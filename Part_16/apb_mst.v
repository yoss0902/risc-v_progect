==> flow/design.v <==
module apb_mst(psel, 
		penable,
		paddr, 
		pwrite, 
		pwdata,
		clk, 
		rst, 
		cmd, 
		pready, 
		prdata);
	input clk;
	input rst;  
	input [1:0]cmd;  
	input pready;  
	input [31:0]prdata;  
	output psel; 
	output penable;
	output [31:0]paddr;
	output pwrite;  
  	output [31:0]pwdata;
	parameter IDLE = 2'b00;
	parameter SETUP = 2'b01;
	parameter ACCESS = 2'b10;
	reg [1:0]curr_state;
	reg [1:0]nxt_state;
	reg [31:0] read_data;
	always@(posedge clk or negedge rst)
		if (!rst)
			curr_state <= IDLE;
		else
			curr_state <= nxt_state;
	always@(*) begin
		nxt_state = curr_state;
		case(curr_state)
			IDLE: begin
				if (|cmd)
					nxt_state = SETUP;
				else
					nxt_state = IDLE;
			end
			SETUP: nxt_state = ACCESS;
			ACCESS: begin
				if (~pready)
					nxt_state = ACCESS;
				else if (pready)
					nxt_state = IDLE;
			end
			default: nxt_state = curr_state;
		endcase
	end
	assign pwrite = cmd[1];  
  	assign penable = (curr_state == ACCESS)?1:0;
  	assign psel = (curr_state == ACCESS | (curr_state == SETUP))?1:0;
	assign paddr = 32'hdeadcafe;
	assign pwdata = read_data + 1'b1;
	always@(posedge clk or negedge rst)
		if (!rst)
			read_data <= 32'b0;
		else 
			read_data <= prdata;
endmodule
# Step by step through the tools: apb_mst
# Tool output for the design above, in the order of the flow.
# Line numbers count from 1 in the design file above.
# Operators: Yosys type, input widths -> output width; for muxes data width and select width s.
# Cell names lack the library's common part.
# A cell with n/a has no value.
[inputs]
top_module = "apb_mst"
clk_port = "clk"
cell_library = "sky130hd"
corner = "tt_025C_1v80"

# Elaborated design
# Yosys after proc, flatten, opt, wreduce and memory -nomap, before mapping. Memory bits, and registers merged into a memory's read port (data or address), are not among the register bits. Print and check cells are not counted. Equal cells are merged and count once.
[bits]
ff_bits = 34
latch_bits = 0
ramBits = 0
romBits = 0
clocked_rd_ports_x_width = 0
mem_count = 0
input_bits = 37
output_inout_bits = 67
elab_cells = 14
[classes]
addsub = 1
n_mul = 0
div_mod_pow = 0
n_cmp = 0
eq_ne = 2
shifts = 0
n_mux = 5
n_logic = 1
reduce_logical = 3
[op_table]
columns = ["op", "n"]
rows = [
  ["$add 32x1->32 const B", 1],
  ["$pmux 2 s3", 1],
  ["$reduce_bool 3->1", 1],
  ["$mux 1", 3],
  ["$eq 2x1->1 const B", 1],
  ["$eq 2x2->1 const B", 1],
  ["$logic_not 2->1", 1],
  ["$reduce_or 2->1", 1],
  ["$mux 2", 1],
  ["$or 1x1->1", 1],
]

# Longest topological paths
# Longest topological path by Yosys (ltp), each cell counted once; first at word level (registers and memories cut), then after technology mapping (sequential cells cut; the memories' decode and read muxes count).
[logic_depth]
depth_word = 3
abc_area = 0
mapped_depth = 6
ltp_nobuf = 5

# Mapped cells and area
# Yosys stat after the flow's synthesis: flattened, memories mapped to cells. It holds for the ABC_AREA given above (unset counts as 0); a run with the other value may have another netlist.
[by_type]
columns = ["cell_type", "n", "area_total_um2"]
rows = [
  ["dfrtp_1", 34, 850.816],
  ["buf_4", 33, 247.738],
  ["xor2_1", 20, 175.168],
  ["xnor2_1", 10, 87.584],
  ["nor4_2", 5, 62.56],
  ["nand3_1", 10, 50.048],
  ["and4_1", 4, 35.034],
  ["nand2_1", 9, 33.782],
  ["dfstp_2", 1, 26.275],
  ["nor2_1", 7, 26.275],
  ["nor4_1", 4, 25.024],
  ["inv_1", 6, 22.522],
  ["nor4_4", 1, 21.27],
  ["nand3_2", 2, 20.019],
  ["nor3_1", 4, 20.019],
  ["nand4_1", 3, 18.768],
  ["and3_1", 2, 12.512],
  ["ha_1", 1, 12.512],
]
# Other cell types: 12; their cells: 15.
[mapped]
stdcells = 171
area_um2 = 1846.8
sequential_area_um2 = 877.1
ff_cells = 35
n_buf = 37

# Timing after synthesis
# Path of least setup slack by OpenSTA after synthesis, without wires, with an ideal clock, recovery checks aside; 20% of the period is set as input and as output delay. Where synthesis merged equal registers, the netlist keeps one of their names.
[synth_path]
path_kind = "register to output"
start = "reg read_data[0]"
end = "out pwdata[24]"
period_ns = 4.71
output_delay_ns = 0.942
launch_ns = 0.000
arrival_ns = 1.629
required_time_ns = 3.768
setup_slack_ns = 2.139
delay_ns = 1.629
driving_pins = 7
path_buffers = 1
period_less_setup_slack_ns = 2.571
# "delay_ns" = arrival - input delay + setup time.
# A path that ends at an output port has no setup time.
# "driving_pins" counts driving pins, that of a launching flip-flop among them; a cell with two outputs on the path counts twice.
# "period_less_setup_slack_ns" is the clock period less the worst setup slack; recovery checks do not enter. This is arithmetic on one report: input and output delays are still those of the set period (20% each).
# The rows between start and end are the longest chain of elaborated cells between them; the timing report does not say that the signal goes this way. Where chains are equally long, one stands for them.
# Each line given opens the expression or statement behind the cell; cells for indexed reads and writes are added by Yosys, which also makes memories of some case tables.
[synth_between]
cell_sequence = "dfrtp_1 -> ha_1 -> nand3_1 -> or3_1 -> buf_2 -> nor4_1 -> xor2_1"
elab_chain_cells = 1
cone_cells = 1
cone_lines = 1
cone_classes = "add/sub (1)"
[synth_lines]
columns = ["item", "line", "rtl"]
rows = [
  ["from (decl)", 26, "reg [31:0] read_data;"],
  ["from (assign)", 58, "read_data <= 32'b0;"],
  ["from (assign)", 60, "read_data <= prdata;"],
  ["$add 32x1->32", 55, "assign pwdata = read_data + 1'b1;"],
  ["to (decl)", 20, "output [31:0]pwdata;"],
]

# Timing after layout
# Path of least setup slack in the final report of entry A (OpenROAD, finished layout, wires in). Where an end is a register, its clock arrival counts in the times.
[layout_path]
path_kind = "register to output"
start = "reg read_data[17]"
end = "out pwdata[26]"
period_ns = 3.11
output_delay_ns = 0.62
launch_ns = 0.28
arrival_ns = 2.44
required_time_ns = 2.49
setup_slack_ns = 0.04
driving_pins = 6
path_buffers = 1
# The rows between start and end are the longest chain of elaborated cells between them; the timing report does not say that the signal goes this way. Where chains are equally long, one stands for them.
[layout_between]
cell_sequence = "dfrtp_1 -> and3_1 -> nand3_1 -> nor4_1 -> xor2_1 -> clkdlybuf4s50_1"
elab_chain_cells = 1
cone_cells = 1
cone_lines = 1
cone_classes = "add/sub (1)"
[layout_lines]
columns = ["item", "line", "rtl"]
rows = [
  ["from (decl)", 26, "reg [31:0] read_data;"],
  ["from (assign)", 58, "read_data <= 32'b0;"],
  ["from (assign)", 60, "read_data <= prdata;"],
  ["$add 32x1->32", 55, "assign pwdata = read_data + 1'b1;"],
  ["to (decl)", 20, "output [31:0]pwdata;"],
]

==> runs of apb_mst <==
Top module apb_mst; platform sky130hd; tools Yosys and OpenROAD; 2 stored runs in no particular order. Input and output delays are each 20% of the period that was set; the output load is 0.01 pF.
"achieved_period_ns": clock period set for the run, less the worst setup slack. It is reckoned from that one timing run; input and output delays stay at 20% of the period that was set.
"worst_path_allowed_less_slack_ns" = time allowed to the worst setup path (clock period - input delay - output delay, where it has them) - its slack; a late launch clock adds to it, a late capture clock takes from it.
"power_total_mw" rests on the timing tool's default activity at the inputs, not on a simulated workload.

# entry A
==> flow/run.sh <==
#!/bin/bash
# the make line also repeats the synthesis and layout settings of config.mk as NAME=value (left out here)
make -C /OpenROAD-flow-scripts/flow DESIGN_CONFIG=/design/flow/config.mk WORK_HOME=/design/flow/orfs CLKGATE_MAP_FILE= finish
==> flow/config.mk <==
export PLATFORM = sky130hd
export DESIGN_NAME = apb_mst
export DESIGN_NICKNAME = apb_mst
export VERILOG_FILES = /design/flow/design.v
export SDC_FILE = /design/flow/constraint.sdc
export NUM_CORES = 4
export LEC_CHECK = 0
export CAP_MARGIN = 40
export CELL_PAD_IN_SITES_GLOBAL_PLACEMENT = 1
export CORE_MARGIN = 2
export CORE_UTILIZATION = 45
export GPL_ROUTABILITY_DRIVEN = 0
export PLACE_DENSITY = 0.53
export SETUP_SLACK_MARGIN = -0.21
export SLEW_MARGIN = 5
==> flow/constraint.sdc <==
create_clock -name core_clock -period 3.11 [get_ports {clk}]
set_input_delay 0.6220 -clock core_clock [delete_from_list [all_inputs] [get_ports {clk}]]
set_output_delay 0.6220 -clock core_clock [all_outputs]
set_load 0.01 [all_outputs]

==> entry A: results <==
achieved_period_ns=3.067
ws_hold_ns=0.462
fin_ws_ns=0.043
worst_path_allowed_less_slack_ns=2.44
critical_path_kind="register to output"
setup_tns_ns=0.000
utilization_pct=64.6
stdcell_area_um2=2563.7
yosys_chip_area_um2=1846.8
die_footprint_um2=4632.2
power_total_mw=0.9920

# entry B
==> flow/run.sh <==
#!/bin/bash
# the make line also repeats the synthesis and layout settings of config.mk as NAME=value (left out here)
make -C /OpenROAD-flow-scripts/flow DESIGN_CONFIG=/design/flow/config.mk WORK_HOME=/design/flow/orfs CLKGATE_MAP_FILE= finish
==> flow/config.mk <==
export PLATFORM = sky130hd
export DESIGN_NAME = apb_mst
export DESIGN_NICKNAME = apb_mst
export VERILOG_FILES = /design/flow/design.v
export SDC_FILE = /design/flow/constraint.sdc
export NUM_CORES = 4
export LEC_CHECK = 0
export ABC_AREA = 0
export CAP_MARGIN = 20
export CELL_PAD_IN_SITES_DETAIL_PLACEMENT = 1
export CORE_ASPECT_RATIO = 0.81
export CORE_MARGIN = 2
export CORE_UTILIZATION = 62
export CTS_CLUSTER_DIAMETER = 397
export CTS_CLUSTER_SIZE = 75
export MAX_ROUTING_LAYER = met5
export MIN_ROUTING_LAYER = met1
export PLACE_DENSITY = 0.58
export SLEW_MARGIN = 20
export TNS_END_PERCENT = 55
==> flow/constraint.sdc <==
create_clock -name core_clock -period 2.3 [get_ports {clk}]
set_input_delay 0.4600 -clock core_clock [delete_from_list [all_inputs] [get_ports {clk}]]
set_output_delay 0.4600 -clock core_clock [all_outputs]
set_load 0.01 [all_outputs]

==> entry B: results <==
outcome="no final report: placement broke off with a tool error"
